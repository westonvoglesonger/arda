==> flow/design.v <==
parameter int N_TAPS     = 16;
parameter int COEFF_WIDTH = 16;
parameter int COEFF_FRAC  = 14;
parameter int IN_WIDTH    = 12;
parameter int IN_FRAC     = 11;
parameter int OUT_WIDTH   = 16;
parameter int OUT_FRAC    = 14;
parameter int ACC_WIDTH   = 32;
module fir_adder_tree (
    input  logic                 clk,
    input  logic                 rst,
    input  logic signed [16*(IN_WIDTH+COEFF_WIDTH)-1:0] products_in,  
    input  logic                 in_valid,
    output logic signed [ACC_WIDTH-1:0] sum_out,
    output logic                 out_valid
);
    localparam int PROD_WIDTH = IN_WIDTH + COEFF_WIDTH;  
    logic signed [PROD_WIDTH-1:0] p [0:15];
    integer i;
    always_comb begin
        for (i = 0; i < 16; i = i + 1) begin
            p[i] = products_in[(16-i)*PROD_WIDTH-1 -: PROD_WIDTH];
        end
    end
    logic signed [PROD_WIDTH:0] s1 [0:7];  
    logic signed [PROD_WIDTH+1:0] s2 [0:3];
    logic signed [PROD_WIDTH+2:0] s3 [0:1];
    logic signed [PROD_WIDTH+3:0] s4;  
    logic signed [PROD_WIDTH:0] s1_r [0:7];
    logic signed [PROD_WIDTH+1:0] s2_r [0:3];
    logic signed [PROD_WIDTH+2:0] s3_r [0:1];
    logic signed [PROD_WIDTH+3:0] s4_r;
    always_comb begin
        for (i = 0; i < 8; i = i + 1) begin
            s1[i] = $signed(p[2*i]) + $signed(p[2*i+1]);
        end
        for (i = 0; i < 4; i = i + 1) begin
            s2[i] = s1[2*i] + s1[2*i+1];
        end
        for (i = 0; i < 2; i = i + 1) begin
            s3[i] = s2[2*i] + s2[2*i+1];
        end
        s4 = s3[0] + s3[1];
    end
    always_ff @(posedge clk) begin
        if (rst) begin
            for (i = 0; i < 8; i++) s1_r[i] <= '0;
            for (i = 0; i < 4; i++) s2_r[i] <= '0;
            for (i = 0; i < 2; i++) s3_r[i] <= '0;
            s4_r <= '0;
            sum_out <= '0;
            out_valid <= 1'b0;
        end else begin
            for (i = 0; i < 8; i++) s1_r[i] <= s1[i];
            for (i = 0; i < 4; i++) s2_r[i] <= s2[i];
            for (i = 0; i < 2; i++) s3_r[i] <= s3[i];
            s4_r <= s4;
            sum_out <= $signed({{(ACC_WIDTH-(PROD_WIDTH+4)){s4_r[PROD_WIDTH+3]}}, s4_r});
            out_valid <= in_valid;  
        end
    end
endmodule
Tool chain data of fir_adder_tree
The steps from the RTL of fir_adder_tree to its reports follow in flow order.
Line numbers count from 1 in the design file above.
Library cell names are shortened.
The mark - stands for no value.

set-up
  top = fir_adder_tree
  clock = clk
  cell library = sky130hd
  library corner = tt_025C_1v80

After elaboration
Counts by Yosys on the flattened word-level netlist (proc, flatten, opt, wreduce). Print and check cells are left out. Cells with the same type and inputs are merged into one.

bit counts
  output and inout bits = 33
  flip-flop bits (word level) = 65
  input bits = 451
  elaborated cells = 18

cells by class
  add/subtract/negate cells = 15

operators with widths
  kind                                       number
  28-bit by 28-bit adder with 29-bit output  8
  29-bit by 29-bit adder with 30-bit output  4
  30-bit by 30-bit adder with 31-bit output  2
  31-bit by 31-bit adder with 32-bit output  1

Logic depth
Yosys ltp: most cells in a row. Word level: on the elaborated netlist, between registers, memories and ports. Mapped: between sequential cells and ports; inverters and the memories' decode and read muxes count.

depth
  depth in word-level cells = 4
  ABC_AREA = 0
  depth in mapped cells = 22

After synthesis
Yosys stat after the flow's synthesis: flattened, memories mapped to cells. It holds for the ABC_AREA given above (unset counts as 0); a run with the other value may have another netlist.

mapped netlist
  synthesis area = 13807.0 sq um
  buffer cells = 17
  flip-flops = 65
  cell count = 1391
  sequential part of the area = 1301.2 sq um

cell types
  type      number
  fa_1      400
  inv_1     619
  dfxtp_1   65
  ha_1      37
  nor2b_1   43
  a21oi_1   29
  nor2_1    35
  xnor2_1   14
  nand2_1   24
  xor2_1    8
  a21o_1    9
  nand4_1   9
  o21ai_0   11
  buf_6     4
  nor3_1    9
  clkbuf_1  10
  mux2_2    3
  a21boi_0  4

Other cell types: 33; their cells: 58.

Worst setup path after synthesis
OpenSTA on the mapped netlist: ideal clock, no wires. The path of least setup slack (recovery checks aside). Input and output delay are each 20% of the period. Register names are those of the netlist, which keeps one name where synthesis merged equal registers.

timing path after synthesis
  path kind = input port to flip-flop
  start = input (no name shown)
  end = register s4_r[28]
  arrival time = 6.397 ns
  slack = 0.502 ns
  library setup time = 0.121 ns
  path delay = 5.114 ns
  required time = 6.899 ns
  external input delay = 1.404 ns
  time at the first pin = 1.404 ns
  clock period = 7.02 ns
  buffers on the path = 0
  stages on the path = 20
  synthesis period reached = 6.518 ns

"path delay" is the arrival time less input delay plus setup time.
"stages on the path": output pins that drive a net of the path, with the launching flip-flop's if there is one; two outputs of one cell count as two.
"synthesis period reached" = period - worst setup slack (recovery checks aside). The figure is calculated, with input and output delays left at 20% of the set period.
Between the ends stands the longest chain of elaborated cells between them, by number of cells; it is not shown to be the way that was timed. Of several equally long chains one is given.
A line is the first line of the expression or statement that the cell stems from. Yosys adds cells for indexed reads and writes and turns some case tables into memories.

on the way, after synthesis
  cells stage by stage = fa_1 -> inv_1 -> fa_1 -> inv_1 -> fa_1 -> inv_1 -> fa_1 -> fa_1 -> fa_1 -> inv_1 -> ha_1 -> inv_1 -> fa_1 -> nor2b_1 -> o31ai_1 -> a211oi_1 -> o21ai_1 -> o21ai_1 -> a21oi_1 -> mux2_2
  length of the longest elaborated chain = 4

ends and longest elaborated chain, after synthesis
  item                                       line  source
  from (decl)                                12
  28-bit by 28-bit adder with 29-bit output  35    s1[i] = $signed(p[2*i]) + $signed(p[2*i+1]);
  29-bit by 29-bit adder with 30-bit output  38    s2[i] = s1[2*i] + s1[2*i+1];
  30-bit by 30-bit adder with 31-bit output  41    s3[i] = s2[2*i] + s2[2*i+1];
  31-bit by 31-bit adder with 32-bit output  43    s4 = s3[0] + s3[1];
  to (assign)                                50    s4_r <= '0;
  to (assign)                                57    s4_r <= s4;
  to (decl)                                  32    logic signed [PROD_WIDTH+3:0] s4_r;

Path in the finished layout
From the final timing report of flow run 2: the path of least setup slack in the routed layout; clock arrival at registers is part of the times.

timing path post-layout
  path kind = input port to flip-flop
  start = input (no name shown)
  end = register s4_r[26]
  library setup time = 0.11 ns
  arrival time = 6.88 ns
  clock period = 7.2 ns
  stages on the path = 21
  external input delay = 1.44 ns
  slack = 0.54 ns
  required time = 7.41 ns
  buffers on the path = 1
  time at the first pin = 1.44 ns

Between the ends stands the longest chain of elaborated cells between them, by number of cells; it is not shown to be the way that was timed. Of several equally long chains one is given.

on the way, post-layout
  cells stage by stage = clkdlybuf4s15_1 -> fa_1 -> inv_2 -> fa_1 -> inv_2 -> fa_1 -> inv_2 -> fa_2 -> fa_2 -> fa_2 -> inv_2 -> ha_4 -> inv_2 -> fa_2 -> nor2b_4 -> o31ai_4 -> nand2_2 -> a21oi_4 -> o211ai_1 -> a211oi_2 -> mux2_4
  length of the longest elaborated chain = 4

ends and longest elaborated chain, post-layout
  item                                       line  source
  from (decl)                                12
  28-bit by 28-bit adder with 29-bit output  35    s1[i] = $signed(p[2*i]) + $signed(p[2*i+1]);
  29-bit by 29-bit adder with 30-bit output  38    s2[i] = s1[2*i] + s1[2*i+1];
  30-bit by 30-bit adder with 31-bit output  41    s3[i] = s2[2*i] + s2[2*i+1];
  31-bit by 31-bit adder with 32-bit output  43    s4 = s3[0] + s3[1];
  to (assign)                                50    s4_r <= '0;
  to (assign)                                57    s4_r <= s4;
  to (decl)                                  32    logic signed [PROD_WIDTH+3:0] s4_r;

==> results <==
Measured data: module fir_adder_tree, platform sky130hd, 2 stored runs of the flow under differing settings, order arbitrary. Input and output delays are each 20% of the period that was set; the output load is 0.01 pF.
By "worst setup path time (ns)" is meant the share of the clock period that the worst setup path is allowed (20% is reserved at inputs, 20% at outputs), minus its slack. Clock arrival times at its registers enter into it.

settings of flow run 1
{
  "period_ns": 8.4,
  "CORE_UTILIZATION": 68,
  "SETUP_SLACK_MARGIN": 1.8,
  "PLACE_DENSITY": 0.8,
  "CORE_MARGIN": 7,
  "CELL_PAD_IN_SITES_GLOBAL_PLACEMENT": 2,
  "GPL_TIMING_DRIVEN": 0,
  "GPL_ROUTABILITY_DRIVEN": 1,
  "CAP_MARGIN": 0,
  "SLEW_MARGIN": 20
}
report of flow run 1: did not finish, place, GPL-0301

settings of flow run 2
{
  "period_ns": 7.2,
  "CORE_UTILIZATION": 37,
  "SETUP_SLACK_MARGIN": 1.21,
  "PLACE_DENSITY_LB_ADDON": 0.21,
  "HOLD_SLACK_MARGIN": 0.24,
  "CELL_PAD_IN_SITES_GLOBAL_PLACEMENT": 2,
  "TNS_END_PERCENT": 20,
  "ABC_AREA": 0,
  "GPL_TIMING_DRIVEN": 0,
  "CTS_CLUSTER_DIAMETER": 56,
  "MAX_ROUTING_LAYER": "met4",
  "CAP_MARGIN": 20,
  "CORE_MARGIN": 2,
  "SLEW_MARGIN": 20
}
report of flow run 2
yosys chip area after synthesis (um^2): 13807.0
finish__design__die__area: 38878.0
finish__design__instance__utilization: 0.5482
finish__timing__setup__ws: 0.535
finish__timing__setup__tns: 0.000
finish__timing__hold__ws: 0.429
worst setup path time (ns): 5.22
worst setup path kind: input port to flip-flop
